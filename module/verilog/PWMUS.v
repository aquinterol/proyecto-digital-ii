==> flow/design.v <==
`timescale 1ns / 1ps
module PWMUS(clk, servo1, servo2, servo3, pos1, pos2,pos3);
input clk;
input [1:0]pos1;
input [1:0]pos2;
input [1:0]pos3;
output reg servo1;
output reg servo2;
output reg servo3;
reg [20:0]contador = 0;
always@(posedge clk)begin
	contador = contador + 1;
	if(contador =='d1_000_000) begin
	   contador = 0;
	end
	case(pos1)
        2'b00:  servo1 = (contador < 'd50_000) ? 1:0;
        2'b01:  servo1 = (contador < 'd150_000) ? 1:0;
        2'b10:  servo1 = (contador < 'd250_000) ? 1:0;
        default:servo1 = (contador < 'd50_000) ? 1:0;
    endcase
    case(pos2)
        2'b00:  servo2 = (contador < 'd50_000) ? 1:0;
        2'b01:  servo2 = (contador < 'd150_000) ? 1:0;
        2'b10:  servo2 = (contador < 'd250_000) ? 1:0;
        default:servo2 = (contador < 'd50_000) ? 1:0;
    endcase
    case(pos3)
        2'b00:  servo3 = (contador < 'd50_000) ? 1:0;
        2'b01:  servo3 = (contador < 'd150_000) ? 1:0;
        2'b10:  servo3 = (contador < 'd250_000) ? 1:0;
        default:servo3 = (contador < 'd50_000) ? 1:0;
    endcase
end
endmodule
From RTL to reports: PWMUS
The steps from the RTL of PWMUS to its reports follow in flow order. Lines are those of the file above, counted from 1. Operators: Yosys type, input widths -> output width; for muxes data width and select width s. Library cell names are shortened. The mark - stands for no value.

Design top: PWMUS. Clock port: clk. Library: sky130hd. Library corner: tt_025C_1v80.

Word level
Yosys after proc, flatten, opt, wreduce and memory -nomap, before mapping. Enables and synchronous resets that opt folds into registers are not counted as muxes. Memory bits, and registers merged into a memory's read port (data or address), are not among the register bits. Print and check cells are not counted. Equal cells are merged and count once.

Under flip-flop bits (word level) stands 24. The figure for bits of input ports is 7. Elaborated cells: 22.

Add/subtract/negate cells: 1. Order comparisons: 3. Eq/ne operators: 7. Under muxes and demuxes stands 7.

Operator list (count): $lt 21x18->1 const B (2); $add 21x1->21 const B (1); $lt 21x16->1 const B (1); $eq 21x20->1 const B (1); $mux 21 (1); $eq 2x1->1 const B (3); $eq 2x2->1 const B (3); $pmux 1 s2 (3); $mux 1 (3).

Depth
Depth = most cells in a row (Yosys ltp): at word level without a register or memory, in the mapped netlist without a sequential cell, where the memories' decode and read muxes count.

Depth after elaboration: 6. The figure for ABC_AREA is 0. Gate-level depth with buffers: 11. Gate-level depth less buffers: 9.

Synthesis result
Source: synth_stat.txt of the flow (Yosys; design flattened, memories mapped). It holds for the ABC_AREA given above (unset counts as 0); a run with the other value may have another netlist.

Cells by type: dfxtp_1 (count 24, total area 480.461 µm²); xnor2_1 (count 14, total area 122.618 µm²); nand4_1 (count 15, total area 93.84 µm²); ha_1 (count 7, total area 87.584 µm²); nand3_1 (count 17, total area 85.082 µm²); clkbuf_8 (count 5, total area 68.816 µm²); inv_1 (count 18, total area 67.565 µm²); nor2_1 (count 15, total area 56.304 µm²); a2111oi_4 (count 2, total area 55.053 µm²); xor2_1 (count 6, total area 52.55 µm²); nand2_1 (count 12, total area 45.043 µm²); nor3_1 (count 9, total area 45.043 µm²); o2111ai_1 (count 5, total area 43.792 µm²); nor4_4 (count 2, total area 42.541 µm²); a31oi_1 (count 5, total area 31.28 µm²); o211ai_1 (count 4, total area 30.029 µm²); nand4bb_4 (count 1, total area 27.526 µm²); a211o_1 (count 3, total area 26.275 µm²).

Not listed: further types 40, cells in them 63.

Under cells in the netlist stands 227. Under cell area after synthesis stands 1944.4 µm². Under sequential area stands 480.5 µm². Mapped flip-flops: 24. The entry for buffers reads 16.

Worst setup path after synthesis
OpenSTA on the mapped netlist: ideal clock, no wires. The path of least setup slack (recovery checks aside). Input and output delay are each 20% of the period. Register names are those of the netlist, which keeps one name where synthesis merged equal registers.

Path kind: register to register. Start: register contador[0]. End: register servo1. The figure for clock period is 3.03 ns. The entry for library setup time reads 0.127 ns. Arrival time: 2.353 ns. Data required time: 2.903 ns. For path slack the number is 0.550 ns. Under delay of the path stands 2.480 ns. Driving pins on the path: 12. The entry for buffers on the path reads 2. Under period reached after synthesis stands 2.48 ns.

"delay of the path" is the arrival time less input delay plus setup time. "driving pins on the path": output pins that drive a net of the path, with the launching flip-flop's if there is one; two outputs of one cell count as two. "period reached after synthesis" = period - worst setup slack (recovery checks aside). The figure is calculated, with input and output delays left at 20% of the set period. The rows between start and end are the longest chain of elaborated cells between them; the timing report does not say that the signal goes this way. Where chains are equally long, one stands for them. Each line given opens the expression or statement behind the cell; cells for indexed reads and writes are added by Yosys, which also makes memories of some case tables. At most two assigning lines are given for a register; there are more.

Cells stage by stage: dfxtp_1 ha_1 buf_2 and4_1 buf_2 nand2_1 or4_4 nand2_4 nand4bb_4 o211ai_2 o2111ai_1 nand3_1. Under length of the longest elaborated chain stands 6.

RTL lines, path post-synthesis: from (decl) (line 10) `reg [20:0]contador = 0;`; from (assign) (line 12) `contador = contador + 1;`; from (assign) (line 14) `contador = 0;`; $add 21x1->21 (line 12); $eq 21x20->1 (line 13) `if(contador =='d1_000_000) begin`; $mux 21 (line 13); $lt 21x16->1 (line 17) `2'b00:  servo1 = (contador < 'd50_000) ? 1:0;`; $mux 1 (line 17); $pmux 1 s2 (line 16) `case(pos1)`; to (assign) (line 17); to (assign) (line 18) `2'b01:  servo1 = (contador < 'd150_000) ? 1:0;`; to (decl) (line 7) `output reg servo1;`.

Path in the finished layout
Path of least setup slack in the final report of record 2 (OpenROAD, finished layout, wires in). Where an end is a register, its clock arrival counts in the times.

Path kind: register to register. Start: register contador[0]. End: register servo3. The figure for clock period is 2.61 ns. The entry for library setup time reads 0.05 ns. Arrival time: 2.75 ns. Data required time: 2.83 ns. For path slack the number is 0.08 ns. Driving pins on the path: 10. The entry for buffers on the path reads 1.

The rows between start and end are the longest chain of elaborated cells between them; the timing report does not say that the signal goes this way. Where chains are equally long, one stands for them. At most two assigning lines are given for a register; there are more.

Cells stage by stage: dfxtp_2 buf_6 a211o_1 a2111oi_2 inv_1 a2111oi_4 nand4bb_4 a2111oi_4 nand3_1 nand3_1. Under length of the longest elaborated chain stands 6.

RTL lines, path after layout: from (decl) (line 10) `reg [20:0]contador = 0;`; from (assign) (line 12) `contador = contador + 1;`; from (assign) (line 14) `contador = 0;`; $add 21x1->21 (line 12); $eq 21x20->1 (line 13) `if(contador =='d1_000_000) begin`; $mux 21 (line 13); $lt 21x16->1 (line 32) `default:servo3 = (contador < 'd50_000) ? 1:0;`; $mux 1 (line 32); $pmux 1 s2 (line 28) `case(pos3)`; to (assign) (line 29) `2'b00:  servo3 = (contador < 'd50_000) ? 1:0;`; to (assign) (line 30) `2'b01:  servo3 = (contador < 'd150_000) ? 1:0;`; to (decl) (line 9) `output reg servo3;`.

2 stored runs of PWMUS in the flow (synthesis by Yosys, layout by OpenROAD, sky130hd cells), in arbitrary order. Constraints: input delay and output delay 20% of the set period each, output load 0.01 pF. By "clock period achieved" is meant the clock period of the run minus its worst setup slack. This is arithmetic on one report: input and output delays are still those of the set period (20% each). "critical setup path time": the worst setup path's part of the clock period (all of it between registers, 20% less for each end at a port) less its slack. A launch clock that arrives late makes it longer, a capture clock that arrives late makes it shorter. "total power after layout" is the tool's figure for a default switching activity; nothing was simulated.

Record 1 has these settings: period_ns 2.31; CORE_UTILIZATION 66; SETUP_SLACK_MARGIN 0.21; PLACE_DENSITY 0.76; CORE_ASPECT_RATIO 0.83; CORE_MARGIN 2; CELL_PAD_IN_SITES_GLOBAL_PLACEMENT 2; TNS_END_PERCENT 5; GPL_TIMING_DRIVEN 1; CTS_CLUSTER_SIZE 61; CTS_CLUSTER_DIAMETER 84; SLEW_MARGIN 0; MAX_ROUTING_LAYER met4; CAP_MARGIN 20. Outcome: no final report: placement broke off with GPL-0301.

Record 2 has these settings: period_ns 2.61; CORE_UTILIZATION 42; SETUP_SLACK_MARGIN 0.03; PLACE_DENSITY_LB_ADDON 0.02; CORE_ASPECT_RATIO 1.3; CORE_MARGIN 2; ABC_AREA 0; CTS_CLUSTER_SIZE 44; CTS_CLUSTER_DIAMETER 384; MIN_ROUTING_LAYER met1; CAP_MARGIN 20; SLEW_MARGIN 20. The chip area after synthesis (Yosys) is 1944.4 µm². The area of the die reads 5194.6 µm². The measured worst hold slack in the final report is 0.526 ns. The setup TNS stands at 0.000 ns. The post-layout utilization is 54.0%. The worst setup slack after layout is 0.078 ns. For the clock period achieved the run shows 2.532 ns. The standard-cell area of the final layout stands at 2438.6 µm². The total power after layout stands at 726.9 uW. The critical setup path time is 2.53 ns. Worst path kind: register to register.
