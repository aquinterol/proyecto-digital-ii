==> flow/design.v <==
`timescale 1ns / 1ps
module spi_controller #(parameter CLK_DIV = 4)(
    input clk,
    input rst,
    input miso,
    output mosi,
    output sck,
    output ss,
    input start,
    input[15:0] data_in,
    output[15:0] data_out,
    output busy,
    output new_data
  );
  localparam STATE_SIZE = 2;
  localparam IDLE = 2'd0,
    WAIT_HALF = 2'd1,
    TRANSFER = 2'd2;
  reg [STATE_SIZE-1:0] state_d, state_q;
  reg [15:0] data_d, data_q;
  reg [CLK_DIV-1:0] sck_d, sck_q;
  reg mosi_d, mosi_q;
  reg [3:0] ctr_d, ctr_q;
  reg new_data_d, new_data_q;
  reg [15:0] data_out_d, data_out_q;
  reg ss_q, ss_d;
  assign mosi = mosi_q;
  assign sck = (sck_q[CLK_DIV-1]) & (state_q == TRANSFER);
  assign busy = state_q != IDLE;
  assign data_out = data_out_q;
  assign new_data = new_data_q;
  assign ss = state_q!=TRANSFER;
  always @(*)
  begin
    sck_d = sck_q;
    data_d = data_q;
    mosi_d = mosi_q;
    ctr_d = ctr_q;
    new_data_d = 1'b0;
    data_out_d = data_out_q;
    state_d = state_q;
    case (state_q)
      IDLE:
	begin
        sck_d = 4'b0;               
        ctr_d = 3'b0;               
        if (start == 1'b1)
	  begin   		      
            data_d = data_in;         
            state_d = WAIT_HALF;      
          end
        end
      WAIT_HALF:
	begin
        sck_d = sck_q + 1'b1;                     
        if (sck_q == {CLK_DIV-1{1'b1}})
	  begin  				  
            sck_d = 1'b0;                         
            state_d = TRANSFER;                   
	    mosi_d = data_q[7];
	  end
        end
      TRANSFER:
	begin
         sck_d = sck_q + 1'b1;                            
         if (sck_q == 4'b0000)
	   begin                     			  
           mosi_d = data_q[15];                           
           end
	else if (sck_q == {CLK_DIV-1{1'b1}})
	  begin  					  
          data_d = {data_q[14:0], miso};                  
          end
	else if (sck_q == {CLK_DIV{1'b1}})
	  begin   					   
            ctr_d = ctr_q + 1'b1;                          
            if (ctr_q == 4'b1111)
		begin            		           
                state_d = IDLE;                            
                data_out_d = data_q;                       
                new_data_d = 1'b1;                         
                end
           end
        end
     endcase
  end
  always @(posedge clk)
    begin
    if (rst)
	begin
        ctr_q <= 3'b0;
        data_q <= 16'b0;
        sck_q <= 4'b0;
        mosi_q <= 1'b0;
        state_q <= IDLE;
        data_out_q <= 16'b0;
        new_data_q <= 1'b0;
        end
    else begin
      ctr_q <= ctr_d;
      data_q <= data_d;
      sck_q <= sck_d;
      mosi_q <= mosi_d;
      state_q <= state_d;
      data_out_q <= data_out_d;
      new_data_q <= new_data_d;
    end
  end
endmodule
# Tool chain data of spi_controller
# What the tools print for spi_controller, step after step.
# Lines are those of the file above, counted from 1.
# Operators carry their Yosys type and port widths (W data, S select, Z words).
# Cell names lack the library's common part.
# Not given: n/a
# design
top	spi_controller
clk_port	clk
library	sky130hd
corner	tt_025C_1v80

# After elaboration
# Counts by Yosys on the flattened word-level netlist (proc, flatten, opt, wreduce; memories kept). Register bits leave out memories and registers merged into their read ports (data or address). Print and check cells are left out. Cells with the same type and inputs are merged into one.
# op_classes
addsub	2
equal	14
mux	21
n_logic	5
n_reduce_logical	12
# ops
cell	count
$mux W16	3
$pmux W16 S2	1
$mux W4	4
$pmux W4 S3	1
$mux W2	6
$ne A2 B2 Y1 const B	5
$ne A2 B1 Y1 const B	4
$add A4 B1 Y4 const B	2
$eq A4 B4 Y1 const B	2
$reduce_and A4 Y1	2
$pmux W4 S2	1
$reduce_and A7 Y1	1
$reduce_bool A2 Y1	3
$pmux W2 S3	1
$reduce_and A5 Y1	1
$reduce_or A5 Y1	1
$not A1 Y1	4
$eq A4 B3 Y1 const B	1
$logic_not A4 Y1	1
$reduce_and A3 Y1	1
$reduce_bool A3 Y1	1
$mux W1	3
$eq A2 B1 Y1 const B	1
$eq A2 B2 Y1 const B	1
$logic_not A2 Y1	1
$pmux W1 S2	1
$and A1 B1 Y1	1
# bits
regBits	44
in_bits	20
wordCells	61

# Depth
# Longest topological path by Yosys (ltp), each cell counted once; first at word level (registers and memories cut), then after technology mapping (sequential cells cut; the memories' decode and read muxes count).
# logic_depth
word_depth	6
abc_area	0
depth_mapped	8
ltp_nobuf	6

# Synthesis result
# The flow's flattened synthesis, as Yosys stat reports it; memories are mapped. The netlist is that of the ABC_AREA named above (0 if unset); the other value can give another one.
# The area totals of this step are shown rounded.
# types
cell_type	count	area_total_um2
dfxtp_1	44	880.845
mux2i_1	34	340.326
a211oi_2	14	175.168
nor2_1	41	153.898
ha_1	7	87.584
buf_4	6	45.043
a21oi_1	7	35.034
xnor2_1	3	26.275
nand2b_1	4	25.024
nand3_1	5	25.024
nand4b_4	1	23.773
a211oi_1	3	22.522
buf_6	2	22.522
inv_1	6	22.522
nand2_1	6	22.522
a211oi_4	1	20.019
and4bb_4	1	16.266
clkbuf_1	4	15.014
# Not listed: further types 19, cells in them 23.
# synth_totals
mapped_cells	212
area_um2	2130
seqArea_um2	881
ff_cells	44
n_buf	15

# Path before layout
# Path of least setup slack by OpenSTA after synthesis, without wires, with an ideal clock, recovery checks aside; 20% of the period is set as input and as output delay. Where synthesis merged equal registers, the netlist keeps one of their names.
# synth_timing
kind	register -> output
from	register state_q[0]
to	output port sck
tclk_ps	2210
t_first_pin_ps	0
t_arrival_ps	1349
required_ps	1768
slack_ps	419
path_delay_ps	1349
path_stages	7
n_path_buf	3
period_less_setup_slack_ps	1791
# "path_delay_ps" is the arrival time less input delay plus setup time.
# At an output port there is no setup time.
# "path_stages": output pins that drive a net of the path, with the launching flip-flop's if there is one; two outputs of one cell count as two.
# "period_less_setup_slack_ps" is the clock period less the worst setup slack; recovery checks do not enter. This is arithmetic on one report: input and output delays are still those of the set period (20% each).
# The rows between start and end are the longest chain of elaborated cells between them; the timing report does not say that the signal goes this way. Where chains are equally long, one stands for them.
# A line is the first line of the expression or statement that the cell stems from. Yosys adds cells for indexed reads and writes and turns some case tables into memories.
# synth_via
path_cell_list	dfxtp_1 inv_1 ha_1 buf_4 buf_2 buf_4 and2_1
elab_chain_len	2
# synth_lines
element	line	rtl
from (decl)	19	reg [STATE_SIZE-1:0] state_d, state_q;
from (assign)	95	state_q <= IDLE;
from (assign)	104	state_q <= state_d;
$eq A2 B2 Y1	28	assign sck = (sck_q[CLK_DIV-1]) & (state_q == TRANSFER);
$and A1 B1 Y1	28
to (decl)	7	output sck,

# Timing after layout
# Path of least setup slack in the final report of flow run 1 (OpenROAD, finished layout, wires in). Where an end is a register, its clock arrival counts in the times.
# The path's times are printed in steps of 10 ps; the period is the one set.
# layout_timing
kind	register -> register
from	register state_q[0]
to	register data_q[12]
tclk_ps	1390
t_first_pin_ps	300
t_arrival_ps	1880
required_ps	1580
slack_ps	-290
path_stages	10
n_path_buf	4
# The rows between start and end are the longest chain of elaborated cells between them; the timing report does not say that the signal goes this way. Where chains are equally long, one stands for them.
# layout_via
path_cell_list	dfxtp_2 inv_4 ha_4 buf_6 and4bb_4 a211oi_4 buf_6 clkbuf_16 buf_6 a211oi_2
elab_chain_len	3
# layout_lines
element	line	rtl
from (decl)	19	reg [STATE_SIZE-1:0] state_d, state_q;
from (assign)	95	state_q <= IDLE;
from (assign)	104	state_q <= state_d;
$eq A2 B2 Y1	42	case (state_q)
$ne A2 B1 Y1	n/a
$reduce_and A4 Y1	n/a
to (assign)	92	data_q <= 16'b0;
to (assign)	101	data_q <= data_d;
to (decl)	20	reg [15:0] data_d, data_q;

# Record of 2 stored runs of the RTL-to-layout flow on spi_controller, platform sky130hd. The runs are unordered. Constraints: input delay and output delay 20% of the set period each, output load 0.01 pF.
# "period_less_ws_ps" = clock period - worst setup slack. The figure is calculated, with input and output delays left at 20% of the set period.
# "worstPathTime_ps" = time allowed to the worst setup path (clock period - input delay - output delay, where it has them) - its slack; a late launch clock adds to it, a late capture clock takes from it.
# "power_mw": no workload was simulated; the value follows from the tool's default switching activity.
# "worstPathTime_ps" is known to 10 ps.
# Results are given in rounded form.
# Settings: -- = not set for that run.
# A result given as -- is not shown for that run.
stored run	period_ns	CAP_MARGIN	CORE_MARGIN	CORE_UTILIZATION	SLEW_MARGIN	SETUP_SLACK_MARGIN	PLACE_DENSITY_LB_ADDON	CORE_ASPECT_RATIO	CELL_PAD_IN_SITES_GLOBAL_PLACEMENT	TNS_END_PERCENT	GPL_TIMING_DRIVEN	GPL_ROUTABILITY_DRIVEN	CTS_CLUSTER_SIZE	synthArea_um2	design.die.area_um2	finish.stdcell_area_um2	final_util_pct	setup_worst_slack_ps	final_setup_tns_ps	fin_hold_ws_ps	power_mw	period_less_ws_ps	worstPathTime_ps	critical_path_kind
flow run 1	1.39	20	2	40	20	--	--	--	--	--	--	--	--	2130	5920	3390	66.5	-293	-8910	276	5.98	1683	1680	register -> register
flow run 2	2.7	20	2	47	5	0.42	0.21	1.7	3	20	1	1	72	--	--	--	--	--	--	--	--	--	--	--
# Flow run 2: no final report: placement broke off with FLW-0024
